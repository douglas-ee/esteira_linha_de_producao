==> flow/design.v <==
module LCD_Controller (	 
						iDATA,iRS,
						iStart,oDone,
						iCLK,iRST_N,
						LCD_DATA,
						LCD_RW,
						LCD_EN,
						LCD_RS	);
parameter	CLK_Divide	=	16;
input	[7:0]	iDATA;
input	iRS,iStart;
input	iCLK,iRST_N;
output	reg		oDone;
output	[7:0]	LCD_DATA;
output	reg		LCD_EN;
output			LCD_RW;
output			LCD_RS;
reg		[4:0]	Cont;
reg		[1:0]	ST;
reg		preStart,mStart;
assign	LCD_DATA	=	iDATA; 
assign	LCD_RW		=	1'b0;
assign	LCD_RS		=	iRS;
always@(posedge iCLK or negedge iRST_N)
begin
	if(!iRST_N)
	begin
		oDone	<=	1'b0;
		LCD_EN	<=	1'b0;
		preStart<=	1'b0;
		mStart	<=	1'b0;
		Cont	<=	0;
		ST		<=	0;
	end
	else
	begin
		preStart<=	iStart;
		if({preStart,iStart}==2'b01)
		begin
			mStart	<=	1'b1;
			oDone	<=	1'b0;
		end
		if(mStart)
		begin
			case(ST)
			0:	ST	<=	1;	 
			1:	begin
					LCD_EN	<=	1'b1;
					ST		<=	2;
				end
			2:	begin					
					if(Cont<CLK_Divide)
					Cont	<=	Cont+1;
					else
					ST		<=	3;
				end
			3:	begin
					LCD_EN	<=	1'b0;
					mStart	<=	1'b0;
					oDone	<=	1'b1;
					Cont	<=	0;
					ST		<=	0;
				end
			endcase
		end
	end
end
endmodule
---- Tool chain data of LCD_Controller ----
What the tools print for LCD_Controller, step after step.
Lines are those of the file above, counted from 1.
Library cell names are shortened.
Not given: n/a
design
  design top .............................. LCD_Controller
  clock ................................... iCLK
  cell library ............................ sky130hd
  library corner .......................... tt_025C_1v80

---- Word level ----
Source: Yosys, flattened and elaborated, memories not mapped. Widths are those after wreduce. Registers that Yosys merges into a memory's read port (data or address) are not register bits. Print and check cells do not count. Equal cells are merged and count once.
word-level totals
  register bits after elaboration ......... 11
  latch bits .............................. 0
  RAM bits ................................ 0
  memory bits (read-only) ................. 0
  clocked read ports x word width ......... 0
  memories kept ........................... 0
  input port bits ......................... 12
  output and inout port bits .............. 12
  word-level cells ........................ 32
operators by class
  $add $sub $neg .......................... 1
  multiply operators ...................... 0
  div/mod/pow operators ................... 0
  $lt $le $gt $ge ......................... 1
  equality and inequality tests ........... 6
  shifts and indexed selects .............. 0
  mux-type cells .......................... 11
  bitwise logic cells ..................... 0
  reduce/logical cells .................... 7
operators by type and width
  operator                                                  number
  5-bit case mux with 2-bit select                          1
  2-bit case mux with 4-bit select                          1
  3-bit AND reduction                                       2
  1-bit 2-to-1 mux                                          6
  5-bit by 1-bit adder with 5-bit output with constant B    1
  5-bit < comparator with constant B                        1
  5-bit 2-to-1 mux                                          1
  2-bit by 1-bit == test with 1-bit output with constant B  2
  2-bit == test with constant B                             2
  2-bit inequality test with constant B                     2
  2-bit nonzero test                                        2
  4-bit nonzero test                                        1
  2-bit logical NOT                                         1
  2-bit AND reduction                                       1
  1-bit case mux with 2-bit select                          1
  2-bit 2-to-1 mux                                          1

---- Logic depth ----
Longest topological path by Yosys (ltp), each cell counted once; first at word level (registers and memories cut), then after technology mapping (sequential cells cut; the memories' decode and read muxes count).
logic depth
  depth in word-level cells ............... 4
  ABC_AREA ................................ 0
  depth in mapped cells ................... 4
  mapped depth without buffers ............ 4

---- Mapped cells and area ----
Source: synth_stat.txt of the flow (Yosys; design flattened, memories mapped). It holds for the ABC_AREA given above (unset counts as 0); a run with the other value may have another netlist.
synthesis totals
  mapped cells ............................ 65
  cell area after synthesis ............... 685.7 µm²
  flip-flop cells ......................... 13
cell types
  cell      number
  dfrtp_1   12
  buf_4     11
  dfstp_2   1
  mux2_2    2
  a21oi_1   4
  mux2i_1   2
  o21ai_1   4
  a22o_1    2
  o41ai_2   1
  o21ai_0   3
  a31oi_1   2
  ha_1      1
  nor2b_1   2
  buf_6     1
  nand2_1   3
  nand3b_2  1
  a21bo_2   1
  nand3_1   2
Other cell types: 9; their cells: 10.

---- Worst setup path after synthesis ----
OpenSTA on the mapped netlist: ideal clock, no wires. The path of least setup slack (recovery checks aside). Input and output delay are each 20% of the period. Register names are those of the netlist, which keeps one name where synthesis merged equal registers.
path post-synthesis
  path kind ............................... register to register
  from .................................... reg Cont[0]
  to ...................................... reg Cont[4]
  clock period ............................ 1.38 ns
  setup time .............................. 0.126 ns
  arrival ................................. 0.975 ns
  data required time ...................... 1.254 ns
  slack ................................... 0.278 ns
  path delay .............................. 1.101 ns
  stages on the path ...................... 5
  synthesis period reached ................ 1.102 ns
"path delay" = arrival - input delay + setup time.
"stages on the path" counts driving pins, that of a launching flip-flop among them; a cell with two outputs on the path counts twice.
"synthesis period reached" = period - worst setup slack (recovery checks aside). The figure is calculated, with input and output delays left at 20% of the set period.
The rows between start and end are the longest chain of elaborated cells between them; the timing report does not say that the signal goes this way. Where chains are equally long, one stands for them.
Each line given opens the expression or statement behind the cell; cells for indexed reads and writes are added by Yosys, which also makes memories of some case tables.
At most two assigning lines are given for a register; there are more.
on the way, post-synthesis
  path through ............................ dfrtp_1 -> ha_1 -> and3_1 -> a31oi_1 -> a21oi_1
  length of the longest elaborated chain .. 3
RTL lines, path post-synthesis
  what                                    line  RTL
  from (decl)                             18    reg [4:0] Cont;
  from (assign)                           32    Cont <= 0;
  from (assign)                           53    Cont <= Cont+1;
  5-bit by 1-bit adder with 5-bit output  53
  5-bit 2-to-1 mux                        52    if(Cont<CLK_Divide)
  5-bit case mux with 2-bit select        45    case(ST)
  to (assign)                             32
  to (assign)                             53
  to (decl)                               18

---- Timing after layout ----
Path of least setup slack in the final report of run 2 (OpenROAD, finished layout, wires in). Where an end is a register, its clock arrival counts in the times.
path post-layout
  path kind ............................... register to output
  from .................................... reg LCD_EN
  to ...................................... out LCD_EN
  clock period ............................ 2.14 ns
  arrival ................................. 1.17 ns
  data required time ...................... 1.71 ns
  slack ................................... 0.54 ns
  stages on the path ...................... 2
At most two assigning lines are given for a register; there are more.
on the way, post-layout
  path through ............................ dfrtp_1 -> clkdlybuf4s50_1
  length of the longest elaborated chain .. 0
RTL lines, path post-layout
  what           line  RTL
  from (decl)    15    output reg LCD_EN;
  from (assign)  29    LCD_EN <= 1'b0;
  from (assign)  48    LCD_EN <= 1'b1;
  to (decl)      15

Stored flow runs of LCD_Controller (2 of them; Yosys, OpenROAD, sky130hd). They differ in their settings and are not a sequence. Constraints: input delay and output delay 20% of the set period each, output load 0.01 pF.
"achieved period" means the clock period less the worst setup slack. The figure is calculated, with input and output delays left at 20% of the set period.
"time on the worst setup path" is the time allowed to the run's worst setup path (the clock period less input and output delay, where it has them) less its slack. Clock arrival times count: a late capture clock shortens it, a late launch clock lengthens it.
"total power after layout" is the tool's figure for a default switching activity; nothing was simulated.

======== run 1 ========
==> flow/run.sh <==
#!/bin/bash
# the make line also repeats the synthesis and layout settings of config.mk as NAME=value (left out here)
make -C /OpenROAD-flow-scripts/flow DESIGN_CONFIG=/design/flow/config.mk WORK_HOME=/design/flow/orfs CLKGATE_MAP_FILE= finish
==> flow/config.mk <==
export PLATFORM = sky130hd
export DESIGN_NAME = LCD_Controller
export DESIGN_NICKNAME = LCD_Controller
export VERILOG_FILES = /design/flow/design.v
export SDC_FILE = /design/flow/constraint.sdc
export NUM_CORES = 4
export LEC_CHECK = 0
export ABC_AREA = 1
export CAP_MARGIN = 40
export CELL_PAD_IN_SITES_DETAIL_PLACEMENT = 1
export CORE_ASPECT_RATIO = 0.66
export CORE_MARGIN = 2
export CORE_UTILIZATION = 67
export GPL_ROUTABILITY_DRIVEN = 0
export PLACE_DENSITY_LB_ADDON = 0.15
export SETUP_SLACK_MARGIN = 0.36
export SLEW_MARGIN = 20
export TNS_END_PERCENT = 95
==> flow/constraint.sdc <==
create_clock -name core_clock -period 1.39 [get_ports {iCLK}]
set_input_delay 0.2780 -clock core_clock [delete_from_list [all_inputs] [get_ports {iCLK}]]
set_output_delay 0.2780 -clock core_clock [all_outputs]
set_load 0.01 [all_outputs]

-------- run 1 --------
  stopped before the end: floorplanning reported PDN-0185

======== run 2 ========
==> flow/run.sh <==
#!/bin/bash
# the make line also repeats the synthesis and layout settings of config.mk as NAME=value (left out here)
make -C /OpenROAD-flow-scripts/flow DESIGN_CONFIG=/design/flow/config.mk WORK_HOME=/design/flow/orfs CLKGATE_MAP_FILE= finish
==> flow/config.mk <==
export PLATFORM = sky130hd
export DESIGN_NAME = LCD_Controller
export DESIGN_NICKNAME = LCD_Controller
export VERILOG_FILES = /design/flow/design.v
export SDC_FILE = /design/flow/constraint.sdc
export NUM_CORES = 4
export LEC_CHECK = 0
export CAP_MARGIN = 20
export CELL_PAD_IN_SITES_DETAIL_PLACEMENT = 1
export CORE_MARGIN = 2
export CORE_UTILIZATION = 42
export CTS_CLUSTER_SIZE = 35
export GPL_ROUTABILITY_DRIVEN = 0
export GPL_TIMING_DRIVEN = 1
export MAX_ROUTING_LAYER = met5
export MIN_ROUTING_LAYER = met1
export PLACE_DENSITY_LB_ADDON = 0.09
export SETUP_SLACK_MARGIN = 0.13
export SLEW_MARGIN = 10
export TNS_END_PERCENT = 25
==> flow/constraint.sdc <==
create_clock -name core_clock -period 2.14 [get_ports {iCLK}]
set_input_delay 0.4280 -clock core_clock [delete_from_list [all_inputs] [get_ports {iCLK}]]
set_output_delay 0.4280 -clock core_clock [all_outputs]
set_load 0.01 [all_outputs]

-------- measured, run 2 --------
  final design utilization ................ 44.2%
  achieved period ......................... 1.601 ns
  setup slack of the worst path ........... 0.539 ns
  worst hold slack ........................ 0.494 ns
  total power after layout ................ 416.3 uW
  full die area ........................... 1971.8 µm²
  total negative setup slack .............. 0.000 ns
  time on the worst setup path ............ 1.17 ns
  class of the worst setup path ........... register to output
  standard-cell area after layout ......... 673.1 µm²
  netlist area reported by Yosys .......... 685.7 µm²
